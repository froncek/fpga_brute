==> flow/design.v <==
module pwm (
    input wire          clk,
    input wire          rst,
    input wire  [7:0]   threshold,
    output wire         dout
);
reg [7:0] pulse = 8'd0;
parameter STATE_HIGH = 1'b1;
parameter STATE_LOW = 1'b0;
reg state = STATE_HIGH;
assign dout = state;
always @(posedge clk) begin
    if (rst) begin
        pulse <= 8'd0;
        state <= STATE_HIGH;
    end
    else
    begin
        pulse <= pulse + 1'b1;
        state <= state;
        case(state)
            STATE_HIGH:
            begin
                if(pulse == threshold)
                begin
                    state <= STATE_LOW;
                end
            end
            STATE_LOW:
            begin
                if(pulse == 8'hff)
                begin
                    state <= STATE_HIGH;
                end
            end
        endcase
    end
end
endmodule
======== Reports on pwm ========
Tool output for the design above, in the order of the flow.
Line numbers count from 1 in the design file above.
Operators carry their Yosys type and port widths (W data, S select, Z words).
Cell names lack the library's common part.
The mark - stands for no value.
set-up
  design top .............................. pwm
  clock input ............................. clk
  library ................................. sky130hd
  library corner .......................... tt_025C_1v80

======== After elaboration ========
Source: Yosys, flattened and elaborated, memories not mapped. Widths are those after wreduce; folded enables and synchronous resets count as part of the registers. Registers that Yosys merges into a memory's read port (data or address) are not register bits. Print and check cells do not count. Equal cells are merged and count once.
word-level totals
  memories kept ........................... 0
  latch bits .............................. 0
  cells after elaboration ................. 9
  register bits ........................... 9
  RAM bits ................................ 0
  word width x clocked read ports ......... 0
  input port bits ......................... 10
  memory bits (read-only) ................. 0
  output and inout port bits .............. 1
cells by class
  $mul .................................... 0
  add/sub/neg operators ................... 1
  bitwise operators ....................... 1
  magnitude comparators ................... 0
  reduce/logical cells .................... 0
  equal/unequal tests ..................... 2
  divide/modulo/power cells ............... 0
  mux-type cells .......................... 3
  shift-type cells ........................ 0
operators with widths
  kind                   count
  $add A8 B1 Y8 const B  1
  $eq A8 B8 Y1           1
  $eq A8 B8 Y1 const B   1
  $pmux W1 S2            1
  $mux W1                2
  $not A1 Y1             1

======== Longest topological paths ========
Longest topological path by Yosys (ltp), each cell counted once; first at word level (registers and memories cut), then after technology mapping (sequential cells cut; the memories' decode and read muxes count).
depth
  depth in word-level cells ............... 3
  ABC_AREA ................................ 0
  gate-level depth with buffers ........... 4
  gate-level depth less buffers ........... 4

======== After synthesis ========
The flow's flattened synthesis, as Yosys stat reports it; memories are mapped. The netlist is that of the ABC_AREA named above (0 if unset); the other value can give another one.
synthesis totals
  sequential area ......................... 180.2 um^2
  chip area (Yosys) ....................... 436.7 um^2
  mapped flip-flops ....................... 9
  cell count .............................. 46
cell types
  cell type  count
  dfxtp_1    9
  xnor2_1    9
  xor2_1     5
  nor2_1     7
  nand4_1    4
  ha_1       1
  nand4_2    1
  and4_4     1
  and2_2     1
  nand2_1    2
  o211ai_1   1
  nor2b_1    1
  nand3_1    1
  o21ai_0    1
  clkbuf_1   1
  inv_1      1

======== Timing after synthesis ========
Source: OpenSTA report_checks on the synthesized netlist (no wires, ideal clock, input and output delay 20% of the period each), path of least setup slack; recovery checks are left aside. Register names are those of the netlist, which keeps one name where synthesis merged equal registers.
path after synthesis
  path kind ............................... register -> register
  start ................................... register pulse[2]
  end ..................................... register pulse[7]
  path delay .............................. 1,022 ps
  arrival ................................. 896 ps
  path slack .............................. 478 ps
  buffers on the path ..................... 0
  library setup time ...................... 126 ps
  stages on the path ...................... 5
  clock period ............................ 1,500 ps
  synthesis period reached ................ 1,022 ps
"path delay" = arrival - input delay + setup time.
"stages on the path": output pins that drive a net of the path, with the launching flip-flop's if there is one; two outputs of one cell count as two.
"synthesis period reached" is the clock period less the worst setup slack; recovery checks do not enter. This is arithmetic on one report: input and output delays are still those of the set period (20% each).
Between the ends stands the longest chain of elaborated cells between them, by number of cells; it is not shown to be the way that was timed. Of several equally long chains one is given.
Each line given opens the expression or statement behind the cell; cells for indexed reads and writes are added by Yosys, which also makes memories of some case tables.
on the way, after synthesis
  cells stage by stage .................... dfxtp_1 and4_4 nand4_2 xor2_1 nor2_1
  cells in the longest elaborated chain ... 1
RTL lines, path after synthesis
  item           RTL line  source
  from (decl)    7         reg [7:0] pulse = 8'd0;
  from (assign)  14        pulse <= 8'd0;
  from (assign)  19        pulse <= pulse + 1'b1;
  $add A8 B1 Y8  19
  to (assign)    14
  to (assign)    19
  to (decl)      7

======== Worst path after layout ========
Path of least setup slack in the final report of flow run A (OpenROAD, finished layout, wires in). Where an end is a register, its clock arrival counts in the times.
The path's times are printed in steps of 10 ps; the period is the one set.
path after layout
  path kind ............................... input -> register
  start ................................... input threshold[6]
  end ..................................... register state
  stages on the path ...................... 5
  arrival ................................. 1,230 ps
  input delay ............................. 260 ps
  library setup time ...................... 120 ps
  path slack .............................. 210 ps
  buffers on the path ..................... 1
  clock period ............................ 1,300 ps
Between the ends stands the longest chain of elaborated cells between them, by number of cells; it is not shown to be the way that was timed. Of several equally long chains one is given.
At most two assigning lines are given for a register; there are more.
on the way, after layout
  cells stage by stage .................... clkdlybuf4s50_1 xnor2_1 nand4_1 o21ai_0 o211ai_1
  cells in the longest elaborated chain ... 3
RTL lines, path after layout
  item          RTL line  source
  from (decl)   4         input wire  [7:0]   threshold,
  $eq A8 B8 Y1  24        if(pulse == threshold)
  $mux W1       24
  $pmux W1 S2   21        case(state)
  to (assign)   20        state <= state;
  to (assign)   26        state <= STATE_LOW;
  to (decl)     10        reg state = STATE_HIGH;

FLOW RESULTS
============

Top module pwm; platform sky130hd; tools Yosys and OpenROAD; 2 stored runs in no particular order. Input and output delays are each 20% of the period that was set; the output load is 0.01 pF.
"period achieved" = clock period - worst setup slack. The figure is calculated, with input and output delays left at 20% of the set period.
By "worst setup path time" is meant the share of the clock period that the worst setup path is allowed (20% is reserved at inputs, 20% at outputs), minus its slack. Clock arrival times at its registers enter into it.
"power consumption": no workload was simulated; the value follows from the tool's default switching activity.
"worst setup path time" is known to 10 ps.

======== flow run A ========
==> flow/run.sh <==
#!/bin/bash
# the make line also repeats the synthesis and layout settings of config.mk as NAME=value (left out here)
make -C /OpenROAD-flow-scripts/flow DESIGN_CONFIG=/design/flow/config.mk WORK_HOME=/design/flow/orfs CLKGATE_MAP_FILE= finish
==> flow/config.mk <==
export PLATFORM = sky130hd
export DESIGN_NAME = pwm
export DESIGN_NICKNAME = pwm
export VERILOG_FILES = /design/flow/design.v
export SDC_FILE = /design/flow/constraint.sdc
export NUM_CORES = 4
export LEC_CHECK = 0
export CAP_MARGIN = 20
export CORE_MARGIN = 2
export CORE_UTILIZATION = 40
export SETUP_SLACK_MARGIN = 0.18
export SLEW_MARGIN = 20
==> flow/constraint.sdc <==
create_clock -name core_clock -period 1.3 [get_ports {clk}]
set_input_delay 0.2600 -clock core_clock [delete_from_list [all_inputs] [get_ports {clk}]]
set_output_delay 0.2600 -clock core_clock [all_outputs]
set_load 0.01 [all_outputs]

-------- measured, flow run A --------
  area of the synthesized netlist ......... 436.7 um^2
  die footprint ........................... 1,372.0 um^2
  standard-cell area after routing ........ 586.8 um^2
  utilization ............................. 0.601
  lowest setup slack ...................... 212 ps
  total negative slack on setup checks .... 0 ps
  worst hold slack after layout ........... 508 ps
  power consumption ....................... 582.7 µW
  period achieved ......................... 1,088 ps
  worst setup path time ................... 830 ps
  worst setup path type ................... input -> register

======== flow run B ========
==> flow/run.sh <==
#!/bin/bash
# the make line also repeats the synthesis and layout settings of config.mk as NAME=value (left out here)
make -C /OpenROAD-flow-scripts/flow DESIGN_CONFIG=/design/flow/config.mk WORK_HOME=/design/flow/orfs CLKGATE_MAP_FILE= finish
==> flow/config.mk <==
export PLATFORM = sky130hd
export DESIGN_NAME = pwm
export DESIGN_NICKNAME = pwm
export VERILOG_FILES = /design/flow/design.v
export SDC_FILE = /design/flow/constraint.sdc
export NUM_CORES = 4
export LEC_CHECK = 0
export ABC_AREA = 1
export CAP_MARGIN = 20
export CELL_PAD_IN_SITES_GLOBAL_PLACEMENT = 0
export CORE_MARGIN = 2
export CORE_UTILIZATION = 48
export GPL_TIMING_DRIVEN = 1
export MIN_ROUTING_LAYER = met2
export SLEW_MARGIN = 10
==> flow/constraint.sdc <==
create_clock -name core_clock -period 0.882 [get_ports {clk}]
set_input_delay 0.1764 -clock core_clock [delete_from_list [all_inputs] [get_ports {clk}]]
set_output_delay 0.1764 -clock core_clock [all_outputs]
set_load 0.01 [all_outputs]

-------- measured, flow run B --------
  area of the synthesized netlist ......... 481.7 um^2
  die footprint ........................... 1,273.1 um^2
  standard-cell area after routing ........ 784.5 um^2
  utilization ............................. 0.838
  lowest setup slack ...................... -152 ps
  total negative slack on setup checks .... -798 ps
  worst hold slack after layout ........... 537 ps
  power consumption ....................... 871.5 µW
  period achieved ......................... 1,034 ps
  worst setup path time ................... 1,030 ps
  worst setup path type ................... register -> register
