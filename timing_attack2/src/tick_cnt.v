==> flow/design.v <==
module tick_cnt(
    input wire clk,
    input wire rst,
    output reg [31:0] data_out
);
always @(posedge clk ) begin
    data_out <= data_out + 32'd1;
    if(rst) begin
        data_out <= 32'd0;
    end
end
endmodule  
From RTL to reports: tick_cnt
The steps from the RTL of tick_cnt to its reports follow in flow order.
Lines are those of the file above, counted from 1.
Library cell names are shortened.
{ "inputs": {"top_module": "tick_cnt", "clock_port": "clk", "lib": "sky130hd", "pvt_corner": "tt_025C_1v80"} }

Word level
Counts by Yosys on the flattened word-level netlist (proc, flatten, opt, wreduce; memories kept). Register bits leave out memories and registers merged into their read ports (data or address); mux counts leave out enables and synchronous resets folded into registers. Print and check cells are left out. Cells with the same type and inputs are merged into one.
{ "bits": {"in_bits": 2, "register_bits": 32, "word_cells": 2, "out_inout_bits": 32} }
{ "classes": {"n_addsub": 1} }
{ "op_table": {"columns": ["op", "count"], "rows": [
  ["adder 32 x 1 -> 32 bit with constant B", 1]
]} }

Longest topological paths
Longest topological path by Yosys (ltp), each cell counted once; first at word level (registers and memories cut), then after technology mapping (sequential cells cut; the memories' decode and read muxes count).
{ "logic_depth": {"word_depth": 1, "ABC_AREA": 0, "mapped_depth": 6} }

Netlist
Source: synth_stat.txt of the flow (Yosys; design flattened, memories mapped). It holds for the ABC_AREA given above (unset counts as 0); a run with the other value may have another netlist.
{ "by_type": {"columns": ["type", "count"], "rows": [
  ["dfxtp_1", 32],
  ["or4_1", 12],
  ["a21oi_1", 17],
  ["o31ai_1", 11],
  ["nor2_1", 14],
  ["xnor2_1", 5],
  ["nand2_1", 11],
  ["nand3_1", 8],
  ["or3_1", 6],
  ["xor2_1", 4],
  ["mux2_2", 3],
  ["nand4_1", 5],
  ["nor2b_1", 5],
  ["o21ai_0", 6],
  ["buf_6", 2],
  ["inv_1", 5],
  ["nor4_1", 3],
  ["and4_1", 2]
]} }
Not listed: further types 11, cells in them 17.
{ "synth_totals": {"buffers": 9, "cells": 168, "seq_area_um2": 640.6, "ff_cells": 32, "mapped_area_um2": 1475.2} }

Path before layout
OpenSTA on the mapped netlist: ideal clock, no wires. The path of least setup slack (recovery checks aside). Input and output delay are each 20% of the period. Register names are those of the netlist, which keeps one name where synthesis merged equal registers.
{ "synth_path": {"kind": "reg2reg", "start": "register data_out[0]", "end": "register data_out[22]", "clock_period_ns": 3.03, "n_path_buf": 1, "slack_ns": 0.979, "launch_ns": 0.000, "driving_pins": 7, "arrival_time_ns": 1.981, "t_required_ns": 2.960, "path_delay_ns": 2.051, "synth_period_reached_ns": 2.051} }
"path_delay_ns" is the arrival time less input delay plus setup time.
"driving_pins" counts driving pins, that of a launching flip-flop among them; a cell with two outputs on the path counts twice.
"synth_period_reached_ns" = period - worst setup slack (recovery checks aside). The figure is calculated, with input and output delays left at 20% of the set period.
Between the ends stands the longest chain of elaborated cells between them, by number of cells; it is not shown to be the way that was timed. Of several equally long chains one is given.
Each line given opens the expression or statement behind the cell; cells for indexed reads and writes are added by Yosys, which also makes memories of some case tables.
{ "synth_via": {"cell_sequence": "dfxtp_1 -> ha_1 -> and4_4 -> or4b_1 -> buf_2 -> or4_1 -> a21oi_1", "elab_chain_cells": 1, "cone_cells": 1, "lines_between": 1} }
{ "synth_lines": {"columns": ["item", "line", "rtl"], "rows": [
  ["start: declaration", 4, "output reg [31:0] data_out"],
  ["start: assignment", 7, "data_out <= data_out + 32'd1;"],
  ["start: assignment", 9, "data_out <= 32'd0;"],
  ["adder 32 x 1 -> 32 bit", 7, null],
  ["end: assignment", 7, null],
  ["end: assignment", 9, null],
  ["end: declaration", 4, null]
]} }

Timing after layout
Path of least setup slack in the final report of run 2 (OpenROAD, finished layout, wires in). Where an end is a register, its clock arrival counts in the times.
{ "layout_path": {"kind": "reg2reg", "start": "register data_out[2]", "end": "register data_out[21]", "n_path_buf": 0, "driving_pins": 5, "arrival_time_ns": 2.40, "clock_period_ns": 3.69, "launch_ns": 0.27, "t_required_ns": 3.86, "slack_ns": 1.45} }
Between the ends stands the longest chain of elaborated cells between them, by number of cells; it is not shown to be the way that was timed. Of several equally long chains one is given.
{ "layout_via": {"cell_sequence": "dfxtp_1 -> nand3_2 -> or4_1 -> nor4_1 -> mux2_2", "elab_chain_cells": 1, "cone_cells": 1, "lines_between": 1} }
{ "layout_lines": {"columns": ["item", "line", "rtl"], "rows": [
  ["start: declaration", 4, "output reg [31:0] data_out"],
  ["start: assignment", 7, "data_out <= data_out + 32'd1;"],
  ["start: assignment", 9, "data_out <= 32'd0;"],
  ["adder 32 x 1 -> 32 bit", 7, null],
  ["end: assignment", 7, null],
  ["end: assignment", 9, null],
  ["end: declaration", 4, null]
]} }

Ticket comment

Flow measurements of tick_cnt on sky130hd: 2 stored runs with different settings, listed in no order. Input and output delays are each 20% of the period that was set; the output load is 0.01 pF.
By "achieved clock period (ns)" is meant the clock period of the run minus its worst setup slack. This is arithmetic on one report: input and output delays are still those of the set period (20% each).
By "worst setup path time (ns)" is meant the share of the clock period that the worst setup path is allowed (20% is reserved at inputs, 20% at outputs), minus its slack. Clock arrival times at its registers enter into it.
"finish__power__total" is the tool's figure for a default switching activity; nothing was simulated.

settings of run 1
{
  "period_ns": 4.22,
  "CORE_UTILIZATION": 71,
  "SETUP_SLACK_MARGIN": -0.37,
  "PLACE_DENSITY": 0.67,
  "ABC_AREA": 0,
  "GPL_ROUTABILITY_DRIVEN": 0,
  "CTS_CLUSTER_SIZE": 79,
  "CTS_CLUSTER_DIAMETER": 361,
  "CAP_MARGIN": 20,
  "CORE_MARGIN": 2,
  "SLEW_MARGIN": 20
}
report of run 1: did not finish, place, GPL-0301

settings of run 2
{
  "period_ns": 3.69,
  "CAP_MARGIN": 20,
  "CORE_MARGIN": 2,
  "CORE_UTILIZATION": 40,
  "SLEW_MARGIN": 20
}
report of run 2
yosys chip area after synthesis (um^2): 1475.2
finish__design__die__area: 4190.0
finish__design__instance__area__stdcell: 1916.8
finish__design__instance__utilization: 0.5316
finish__timing__setup__ws: 1.453
finish__timing__setup__tns: 0.000
finish__timing__hold__ws: 0.481
finish__power__total: 6.560e-04
achieved clock period (ns): 2.237
worst setup path time (ns): 2.24
worst setup path kind: reg2reg
